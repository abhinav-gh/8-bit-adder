==> flow/design.v <==
`timescale 1ns / 1ps
module Adder(
    input A,
    input B,
    input Cin,
    output S,
    output Cout
);
    assign S = A ^ B ^ Cin;   
    assign Cout = (A & B) | (B & Cin) | (A & Cin);  
endmodule
`timescale 1ns / 1ps
module FlipFlop(
    input D,
    input clk,
    input reset,
    output reg Q
    );
    always @(posedge clk)
    begin
        if (reset == 1'b1)
        begin
            Q <= 1'b0;
        end
        else
        begin
            Q <= D;
        end
    end
endmodule
`timescale 1ns / 1ps
module Register(
    input [7:0] Din,
    input clk,
    input reset,
    output [7:0] Dout
    );
    FlipFlop F1(Din[7], clk, reset, Dout[7]);
    FlipFlop F2(Din[6], clk, reset, Dout[6]);
    FlipFlop F3(Din[5], clk, reset, Dout[5]);
    FlipFlop F4(Din[4], clk, reset, Dout[4]);
    FlipFlop F5(Din[3], clk, reset, Dout[3]);
    FlipFlop F6(Din[2], clk, reset, Dout[2]);
    FlipFlop F7(Din[1], clk, reset, Dout[1]);
    FlipFlop F8(Din[0], clk, reset, Dout[0]);
endmodule
`timescale 1ns / 1ps
module RippleCarryAdder(
    input [7:0] A,
    input [7:0] B,
    input Cin,
    output [7:0] Out,
    output Cout
    );
    wire C1;
    Adder A1(A[0], B[0], Cin, Out[0], C1);
    wire C2;
    Adder A2(A[1], B[1], C1, Out[1], C2);
    wire C3;
    Adder A3(A[2], B[2], C2, Out[2], C3);
    wire C4;
    Adder A4(A[3], B[3], C3, Out[3], C4);
    wire C5;
    Adder A5(A[4], B[4], C4, Out[4], C5);
    wire C6;
    Adder A6(A[5], B[5], C5, Out[5], C6);
    wire C7;
    Adder A7(A[6], B[6], C6, Out[6], C7);
    Adder A8(A[7], B[7], C7, Out[7], Cout);
endmodule
`timescale 1ns / 1ps
module Top(
    input [7:0] A,
    input [7:0] B,
    input Cin,
    input clk,
    input reset,
    output [7:0] Sout,
    output Cout
    );
    wire [7:0] A_reg, B_reg;
    Register R1(A, clk, reset, A_reg);
    Register R2(B, clk, reset, B_reg);
    wire [7:0] Out;
    wire carryout;
    RippleCarryAdder RCA(A_reg, B_reg, Cin, Out, carryout);
    Register Rout(Out, clk, reset, Sout);
    FlipFlop Fout(carryout, clk, reset, Cout);
endmodule
**Reports on Top**

Tool output for the design above, in the order of the flow.
Line numbers count from 1 in the design file above.
Library cell names are shortened.
Not given: -

- Design top: Top
- Clock port: clk
- Cell library: sky130hd
- Library corner: tt_025C_1v80

**Word-level counts**

Yosys after proc, flatten, opt, wreduce and memory -nomap, before mapping. Enables and synchronous resets that opt folds into registers are not counted as muxes. Memory bits, and registers merged into a memory's read port (data or address), are not among the register bits. Print and check cells are not counted. Equal cells are merged and count once.

- Input port bits: 19
- Flip-flop bits (word level): 25

- Bitwise logic cells: 56

Operator list:

| cell | count |
|---|---|
| bitwise AND 1 bit | 24 |
| bitwise OR 1 bit | 16 |
| XOR 1 bit | 16 |

**Depth**

Depth = most cells in a row (Yosys ltp): at word level without a register or memory, in the mapped netlist without a sequential cell, where the memories' decode and read muxes count.

- Depth in word-level cells: 24
- ABC_AREA: 0
- Mapped depth: 12
- Mapped depth without buffers: 12

**Netlist**

Yosys stat after the flow's synthesis: flattened, memories mapped to cells. It holds for the ABC_AREA given above (unset counts as 0); a run with the other value may have another netlist.

- Cells in the netlist: 75
- Sequential area: 500.5 sq um
- Flip-flop cells: 25
- Cell area after synthesis: 912.1 sq um
- Buffers: 10

Cells by type:

| type | count | total area (sq um) |
|---|---|---|
| dfxtp_1 | 25 | 500.48 |
| fa_1 | 8 | 160.154 |
| nor2b_1 | 21 | 131.376 |
| buf_4 | 10 | 75.072 |
| inv_1 | 7 | 26.275 |
| nor2_1 | 3 | 11.261 |
| and2b_1 | 1 | 7.507 |

By module: a second synthesis without flattening, with its own total; a netlist apart from the flattened one above.

- Cell total of the unflattened synthesis: 58
- Area total of the unflattened synthesis: 1,004.7 sq um

Rows give one instance, submodules left out.

Modules:

| module | times used | cells | sequential area (sq um) | area (sq um) |
|---|---|---|---|---|
| FlipFlop | 25 | 2 | 20.0 | 33.8 |
| Adder | 8 | 1 | 0.0 | 20.0 |
| Register | 3 | 0 | 0.0 | 0.0 |
| RippleCarryAdder | 1 | 0 | 0.0 | 0.0 |
| Top | 1 | 0 | 0.0 | 0.0 |

**Worst setup path after synthesis**

Path of least setup slack by OpenSTA after synthesis, without wires, with an ideal clock, recovery checks aside; 20% of the period is set as input and as output delay. Where synthesis merged equal registers, the netlist keeps one of their names.

- Path type: in2reg
- Start: input Cin
- End: register Rout.F1.Q
- Setup time: 0.064 ns
- Slack: 0.036 ns
- Delay of the path: 3.099 ns
- Path buffers: 0
- External input delay: 0.784 ns
- Data arrival time: 3.819 ns
- Data required time: 3.856 ns
- Driving pins on the path: 12
- Clock period: 3.92 ns
- Synthesis period reached: 3.884 ns

"delay of the path" is the arrival time less input delay plus setup time.
"driving pins on the path": output pins that drive a net of the path, with the launching flip-flop's if there is one; two outputs of one cell count as two.
"synthesis period reached" = period - worst setup slack (recovery checks aside). The figure is calculated, with input and output delays left at 20% of the set period.
The rows between start and end are the longest chain of elaborated cells between them; the timing report does not say that the signal goes this way. Where chains are equally long, one stands for them.
A line is the first line of the expression or statement that the cell stems from. Yosys adds cells for indexed reads and writes and turns some case tables into memories.

- Cell sequence: inv_1 > fa_1 > inv_1 > fa_1 > fa_1 > fa_1 > fa_1 > fa_1 > fa_1 > inv_1 > fa_1 > nor2_1
- Length of the longest elaborated chain: 22

Ends and longest elaborated chain, after synthesis:

| element | line | RTL |
|---|---|---|
| start, declared | 75 | `input Cin,` |
| bitwise AND 1 bit | 10 | `assign Cout = (A & B) \| (B & Cin) \| (A & Cin);` |
| bitwise OR 1 bit (2 in a row) | 10 |  |
| bitwise AND 1 bit | 10 |  |
| bitwise OR 1 bit (2 in a row) | 10 |  |
| bitwise AND 1 bit | 10 |  |
| bitwise OR 1 bit (2 in a row) | 10 |  |
| bitwise AND 1 bit | 10 |  |
| bitwise OR 1 bit (2 in a row) | 10 |  |
| bitwise AND 1 bit | 10 |  |
| bitwise OR 1 bit (2 in a row) | 10 |  |
| bitwise AND 1 bit | 10 |  |
| bitwise OR 1 bit (2 in a row) | 10 |  |
| bitwise AND 1 bit | 10 |  |
| bitwise OR 1 bit (2 in a row) | 10 |  |
| XOR 1 bit | 9 | `assign S = A ^ B ^ Cin;` |
| end, assigned | 23 | `Q <= 1'b0;` |
| end, assigned | 27 | `Q <= D;` |
| end, declared | 17 | `output reg Q` |

**Timing after layout**

Path of least setup slack in the final report of flow run A (OpenROAD, finished layout, wires in). Where an end is a register, its clock arrival counts in the times.

- Path type: in2reg
- Start: input Cin
- End: register Rout.F1.Q
- Data arrival time: 3.82 ns
- Slack: 0.24 ns
- Data required time: 4.06 ns
- Setup time: 0.07 ns
- Driving pins on the path: 13
- External input delay: 0.76 ns
- Path buffers: 1
- Clock period: 3.81 ns

The rows between start and end are the longest chain of elaborated cells between them; the timing report does not say that the signal goes this way. Where chains are equally long, one stands for them.

- Cell sequence: buf_8 > inv_12 > fa_2 > inv_2 > fa_2 > fa_2 > fa_2 > fa_2 > fa_2 > fa_2 > inv_2 > fa_2 > nor2_1
- Length of the longest elaborated chain: 22

Ends and longest elaborated chain, after layout:

| element | line | RTL |
|---|---|---|
| start, declared | 75 | `input Cin,` |
| bitwise AND 1 bit | 10 | `assign Cout = (A & B) \| (B & Cin) \| (A & Cin);` |
| bitwise OR 1 bit (2 in a row) | 10 |  |
| bitwise AND 1 bit | 10 |  |
| bitwise OR 1 bit (2 in a row) | 10 |  |
| bitwise AND 1 bit | 10 |  |
| bitwise OR 1 bit (2 in a row) | 10 |  |
| bitwise AND 1 bit | 10 |  |
| bitwise OR 1 bit (2 in a row) | 10 |  |
| bitwise AND 1 bit | 10 |  |
| bitwise OR 1 bit (2 in a row) | 10 |  |
| bitwise AND 1 bit | 10 |  |
| bitwise OR 1 bit (2 in a row) | 10 |  |
| bitwise AND 1 bit | 10 |  |
| bitwise OR 1 bit (2 in a row) | 10 |  |
| XOR 1 bit | 9 | `assign S = A ^ B ^ Cin;` |
| end, assigned | 23 | `Q <= 1'b0;` |
| end, assigned | 27 | `Q <= D;` |
| end, declared | 17 | `output reg Q` |

Add stored flow runs of Top

Top through Yosys and OpenROAD on sky130hd: 2 stored runs, unordered, with their settings and measured results. The constraints put input and output delay at 20% of the set period each and load the outputs with 0.01 pF.
By "achieved clock period" is meant the clock period of the run minus its worst setup slack. This is arithmetic on one report: input and output delays are still those of the set period (20% each).
By "time of the worst setup path" is meant the share of the clock period that the worst setup path is allowed (20% is reserved at inputs, 20% at outputs), minus its slack. Clock arrival times at its registers enter into it.
"power" is the tool's figure for a default switching activity; nothing was simulated.

### Flow run A

Settings: `period_ns=3.81`, `CORE_UTILIZATION=61`, `SETUP_SLACK_MARGIN=1.03`, `PLACE_DENSITY_LB_ADDON=0.23`, `CORE_ASPECT_RATIO=1.62`, `CORE_MARGIN=10`, `ABC_AREA=0`, `CTS_CLUSTER_SIZE=20`, `CTS_CLUSTER_DIAMETER=373`, `SLEW_MARGIN=15`, `MIN_ROUTING_LAYER=met2`, `MAX_ROUTING_LAYER=met5`, `CAP_MARGIN=20`

- Worst hold slack in the final report: 0.635 ns
- Worst slack on setup checks: 0.241 ns
- Cell area after synthesis: 912.1 sq um
- Time of the worst setup path: 2.81 ns
- Kind of the worst setup path: in2reg
- Achieved clock period: 3.569 ns
- Power: 0.4728 mW
- Standard-cell area after layout: 1,194.9 sq um
- Utilization in the final report: 86.4%
- Post-route setup TNS: 0.000 ns
- Full die area: 3,487.1 sq um

### Flow run B

Settings: `period_ns=2.85`, `CORE_UTILIZATION=54`, `SETUP_SLACK_MARGIN=-0.09`, `PLACE_DENSITY_LB_ADDON=0.19`, `CELL_PAD_IN_SITES_GLOBAL_PLACEMENT=2`, `TNS_END_PERCENT=20`, `GPL_TIMING_DRIVEN=0`, `GPL_ROUTABILITY_DRIVEN=1`, `MAX_ROUTING_LAYER=met4`, `CAP_MARGIN=20`, `CORE_MARGIN=2`, `SLEW_MARGIN=20`

Not finished: placement ended with error FLW-0024.
